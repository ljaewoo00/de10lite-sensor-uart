==> flow/design.v <==
module baud_gen #(
    parameter CLK_HZ   = 50_000_000,
    parameter BAUD_HZ  = 115_200
)(
    input  wire clk,
    input  wire rst_n,       
    output reg  tick         
);
    localparam integer DIV = (CLK_HZ/BAUD_HZ);
    localparam integer REM = (CLK_HZ%BAUD_HZ);
    reg [$clog2(DIV+1):0] ctr = 0;
    reg [$clog2(BAUD_HZ):0] acc = 0;
    always @(posedge clk) begin
        if (!rst_n) begin
            ctr  <= 0;
            acc  <= 0;
            tick <= 1'b0;
        end else begin
            tick <= 1'b0;
            if (ctr == DIV-1) begin
                ctr <= 0;
                acc <= acc + REM;
                if (acc >= BAUD_HZ) begin
                    acc <= acc - BAUD_HZ;
                end else begin
                    tick <= 1'b1;
                end
            end else begin
                ctr <= ctr + 1;
            end
        end
    end
endmodule
module clk_rst_sync(
    input  wire clk,
    input  wire rst_n_in,    
    output wire rst_n_out    
);
    reg r1, r2;
    always @(posedge clk) begin
        r1 <= rst_n_in;
        r2 <= r1;
    end
    assign rst_n_out = r2;
endmodule
module i2c_master(
    input  wire clk,
    input  wire rst_n,
    inout  wire sda,
    inout  wire scl
);
    assign sda = 1'bz;
    assign scl = 1'bz;
endmodule
module i2c_regs(
    input  wire       clk,
    input  wire       rst_n,
    output reg [7:0]  reg0,
    output reg [7:0]  reg1,
    output reg [7:0]  reg2,
    output reg [7:0]  reg3
);
    reg [23:0] cnt;
    always @(posedge clk) begin
        if (!rst_n) begin
            cnt  <= 0;
            reg0 <= 8'h00;
            reg1 <= 8'h00;
            reg2 <= 8'h00;
            reg3 <= 8'h00;
        end else begin
            cnt  <= cnt + 1;
            reg0 <= cnt[7:0];
            reg1 <= cnt[15:8];
            reg2 <= 8'h55;
            reg3 <= 8'haa;
        end
    end
endmodule
module proc_block(
    input  wire       clk,
    input  wire       rst_n,
    input  wire [7:0] reg0,
    input  wire [7:0] reg1,
    input  wire [7:0] reg2,
    input  wire [7:0] reg3,
    output reg  [7:0] out_byte,
    output reg        out_stb
);
    reg [1:0] sel;
    always @(posedge clk) begin
        if (!rst_n) begin
            sel     <= 2'd0;
            out_stb <= 1'b0;
            out_byte<= 8'h00;
        end else begin
            sel <= sel + 1'b1;
            case (sel)
                2'd0: out_byte <= reg0;
                2'd1: out_byte <= reg1;
                2'd2: out_byte <= reg2;
                2'd3: out_byte <= reg3;
            endcase
            out_stb <= 1'b0;  
        end
    end
endmodule
module top(
    input  wire clk_50,
    output wire uart_tx,
    inout  wire i2c_scl,
    inout  wire i2c_sda,
    output wire [9:0] led
);
    wire rst_n;
    clk_rst_sync u_sync (
        .clk      (clk_50),
        .rst_n_in (1'b1),      
        .rst_n_out(rst_n)
    );
    i2c_master u_i2c (
        .clk (clk_50),
        .rst_n(rst_n),
        .sda (i2c_sda),
        .scl (i2c_scl)
    );
    wire [7:0] r0, r1, r2, r3;
    i2c_regs u_regs (
        .clk (clk_50),
        .rst_n(rst_n),
        .reg0(r0), .reg1(r1), .reg2(r2), .reg3(r3)
    );
    wire [7:0] proc_byte;
    wire       proc_stb;
    proc_block u_proc (
        .clk (clk_50),
        .rst_n(rst_n),
        .reg0(r0), .reg1(r1), .reg2(r2), .reg3(r3),
        .out_byte(proc_byte),
        .out_stb (proc_stb)
    );
    wire tx_busy;
    uart_tx #(.CLK_HZ(50_000_000), .BAUD_HZ(115_200)) u_uart (
        .clk    (clk_50),
        .rst_n  (rst_n),
        .tx_stb (proc_stb),
        .tx_data(proc_byte),
        .tx_busy(tx_busy),
        .tx     (uart_tx)
    );
    reg [25:0] cnt = 0;
    always @(posedge clk_50) if (rst_n) cnt <= cnt + 1;
    assign led[0]   = cnt[25];
    assign led[9:1] = 9'b0;
endmodule
module uart_tx #(
    parameter CLK_HZ  = 50_000_000,
    parameter BAUD_HZ = 115_200
)(
    input  wire clk,
    input  wire rst_n,          
    input  wire       tx_stb,   
    input  wire [7:0] tx_data,  
    output reg        tx_busy,  
    output reg        tx        
);
    wire baud_tick;
    baud_gen #(.CLK_HZ(CLK_HZ), .BAUD_HZ(BAUD_HZ)) u_baud (
        .clk   (clk),
        .rst_n (rst_n),
        .tick  (baud_tick)
    );
    always @(posedge clk) begin
        if (!rst_n) begin
            tx      <= 1'b1;  
            tx_busy <= 1'b0;
        end else begin
            tx      <= 1'b1;  
            tx_busy <= 1'b0;
        end
    end
endmodule
---- Step by step through the tools: top ----
Tool output for the design above, in the order of the flow.
Line numbers count from 1 in the design file above.
Cell names lack the library's common part.
A cell with n/a has no value.
design
  design top .............................. top
  clock port .............................. clk_50
  library ................................. sky130hd
  library corner .......................... tt_025C_1v80

---- Word level ----
Source: Yosys, flattened and elaborated, memories not mapped. Widths are those after wreduce; folded enables and synchronous resets count as part of the registers. Registers that Yosys merges into a memory's read port (data or address) are not register bits. Print and check cells do not count. Equal cells are merged and count once.
word-level totals
  flip-flop bits (word level) ............. 26
  cells after elaboration ................. 2
cells by class
  $add $sub $neg .......................... 1
operator list
  kind                                            count
  adder 26 x 1 -> 26 bit (second input constant)  1

---- Depth ----
Longest topological path by Yosys (ltp), each cell counted once; first at word level (registers and memories cut), then after technology mapping (sequential cells cut; the memories' decode and read muxes count).
depth
  depth in word-level cells ............... 1
  ABC_AREA ................................ 0
  gate-level depth with buffers ........... 6

---- Mapped cells and area ----
Source: synth_stat.txt of the flow (Yosys; design flattened, memories mapped). It holds for the ABC_AREA given above (unset counts as 0); a run with the other value may have another netlist.
cells by type
  cell     count
  dfxtp_1  26
  xnor2_1  13
  buf_4    13
  xor2_1   11
  nand3_1  10
  nand2_1  10
  nand4_1  5
  nor2_1   8
  nor4b_4  1
  nand4_4  1
  and3_1   3
  nor3_1   3
  ha_1     1
  nor4_1   2
  buf_6    1
  and3_2   1
  conb_1   2
  or2_2    1
Not listed: further types 2, cells in them 2.
mapped netlist
  cells in the netlist .................... 114
  mapped area ............................. 1123.6 µm²
  flip-flops .............................. 26
  buffers ................................. 14
The figures by module come from a second, unflattened synthesis with its own total; it is not the netlist above.
unflattened totals
  cells (unflattened synthesis) ........... 303
  area total of the unflattened synthesis .. 3321.9 µm²
Rows give one instance, submodules left out.
modules
  module        instances  cells  area (µm²)  sequential area (µm²)
  top           1          108    1356.3      780.7
  i2c_regs      1          128    1291.2      660.6
  proc_block    1          58     593.1       200.2
  clk_rst_sync  1          2      40.0        40.0
  uart_tx       1          4      22.5        0.0
  i2c_master    1          3      18.8        0.0

---- Timing after synthesis ----
OpenSTA on the mapped netlist: ideal clock, no wires. The path of least setup slack (recovery checks aside). Input and output delay are each 20% of the period. Register names are those of the netlist, which keeps one name where synthesis merged equal registers.
timing after synthesis
  path kind ............................... reg-to-reg
  start ................................... register cnt[0]
  end ..................................... register cnt[24]
  clock period ............................ 1840 ps
  launch time at the first pin ............ 0 ps
  arrival ................................. 1584 ps
  required time ........................... 1768 ps
  path slack .............................. 185 ps
  delay of the path ....................... 1656 ps
  stages .................................. 7
  path buffers ............................ 1
  period reached after synthesis .......... 1655 ps
"delay of the path" is the arrival time less input delay plus setup time.
"stages" counts driving pins, that of a launching flip-flop among them; a cell with two outputs on the path counts twice.
"period reached after synthesis" is the clock period less the worst setup slack; recovery checks do not enter. This is arithmetic on one report: input and output delays are still those of the set period (20% each).
The rows between start and end are the longest chain of elaborated cells between them; the timing report does not say that the signal goes this way. Where chains are equally long, one stands for them.
A line is the first line of the expression or statement that the cell stems from. Yosys adds cells for indexed reads and writes and turns some case tables into memories.
between the ends, after synthesis
  cell sequence ........................... dfxtp_1 ha_1 nand3_1 or3_1 buf_6 nor4b_4 xor2_1
  cells in the longest elaborated chain ... 1
  elaborated cells on any way between the ends .. 1
  RTL lines with such cells ............... 1
  those cells by class .................... add/sub: 1
RTL lines, path after synthesis
  what                    RTL line  text
  start: declaration      151       reg [25:0] cnt = 0;
  start: assignment       152       always @(posedge clk_50) if (rst_n) cnt <= cnt + 1;
  adder 26 x 1 -> 26 bit  152
  end: assignment         152
  end: declaration        151

---- Path in the finished layout ----
Path of least setup slack in the final report of stored run 1 (OpenROAD, finished layout, wires in). Where an end is a register, its clock arrival counts in the times.
The path's times are printed in steps of 10 ps; the period is the one set.
timing after layout
  path kind ............................... reg-to-reg
  start ................................... register cnt[0]
  end ..................................... register cnt[24]
  clock period ............................ 2520 ps
  launch time at the first pin ............ 310 ps
  arrival ................................. 2050 ps
  required time ........................... 2780 ps
  path slack .............................. 730 ps
  stages .................................. 6
  path buffers ............................ 0
The rows between start and end are the longest chain of elaborated cells between them; the timing report does not say that the signal goes this way. Where chains are equally long, one stands for them.
between the ends, after layout
  cell sequence ........................... dfxtp_1 ha_1 nand3_1 or3_1 nor4b_4 xor2_1
  cells in the longest elaborated chain ... 1
  elaborated cells on any way between the ends .. 1
  RTL lines with such cells ............... 1
  those cells by class .................... add/sub: 1
RTL lines, path after layout
  what                    RTL line  text
  start: declaration      151       reg [25:0] cnt = 0;
  start: assignment       152       always @(posedge clk_50) if (rst_n) cnt <= cnt + 1;
  adder 26 x 1 -> 26 bit  152
  end: assignment         152
  end: declaration        151

Stored flow runs of top (2 of them; Yosys, OpenROAD, sky130hd). They differ in their settings and are not a sequence. Constraints: input delay and output delay 20% of the set period each, output load 0.01 pF.
"achieved period" is the run's clock period less its worst setup slack. It is reckoned from that one timing run; input and output delays stay at 20% of the period that was set.
"critical setup path time" is the time allowed to the run's worst setup path (the clock period less input and output delay, where it has them) less its slack. Clock arrival times count: a late capture clock shortens it, a late launch clock lengthens it.
By "total power after layout" is meant OpenSTA's value without simulated activity: inputs other than the clock are taken to toggle once in ten clock periods, and the tool carries that through the logic.
"critical setup path time" is known to 10 ps.

---- stored run 1 ----
settings
  period_ns = 2.52
  CORE_UTILIZATION = 70
  SETUP_SLACK_MARGIN = 0.01
  PLACE_DENSITY_LB_ADDON = 0.18
  CELL_PAD_IN_SITES_DETAIL_PLACEMENT = 0
  GPL_ROUTABILITY_DRIVEN = 0
  SLEW_MARGIN = 15
  MIN_ROUTING_LAYER = met2
  CAP_MARGIN = 20
  CORE_MARGIN = 2
results
  setup TNS ............................... 0 ps
  achieved period ......................... 1793 ps
  standard-cell area after routing ........ 1118.6 µm²
  area inside the die boundary ............ 1941.7 µm²
  critical setup path time ................ 1790 ps
  worst setup path type ................... reg-to-reg
  total power after layout ................ 620.7 µW
  mapped cell area after synthesis ........ 1123.6 µm²
  utilization in the final report ......... 74.3 %
  worst setup slack after layout .......... 727 ps
  worst hold slack after layout ........... 427 ps

---- stored run 2 ----
settings
  period_ns = 1.51
  CORE_UTILIZATION = 39
  SETUP_SLACK_MARGIN = 0.03
  PLACE_DENSITY = 0.61
  CORE_ASPECT_RATIO = 1.81
  CELL_PAD_IN_SITES_GLOBAL_PLACEMENT = 0
  TNS_END_PERCENT = 70
  GPL_TIMING_DRIVEN = 0
  GPL_ROUTABILITY_DRIVEN = 0
  CTS_CLUSTER_SIZE = 75
  CAP_MARGIN = 35
  CORE_MARGIN = 2
  SLEW_MARGIN = 20
results
  setup TNS ............................... 0 ps
  achieved period ......................... 1460 ps
  standard-cell area after routing ........ 1366.3 µm²
  area inside the die boundary ............ 3345.2 µm²
  critical setup path time ................ 1460 ps
  worst setup path type ................... reg-to-reg
  total power after layout ................ 1158 µW
  mapped cell area after synthesis ........ 1123.6 µm²
  utilization in the final report ......... 48.8 %
  worst setup slack after layout .......... 50 ps
  worst hold slack after layout ........... 433 ps
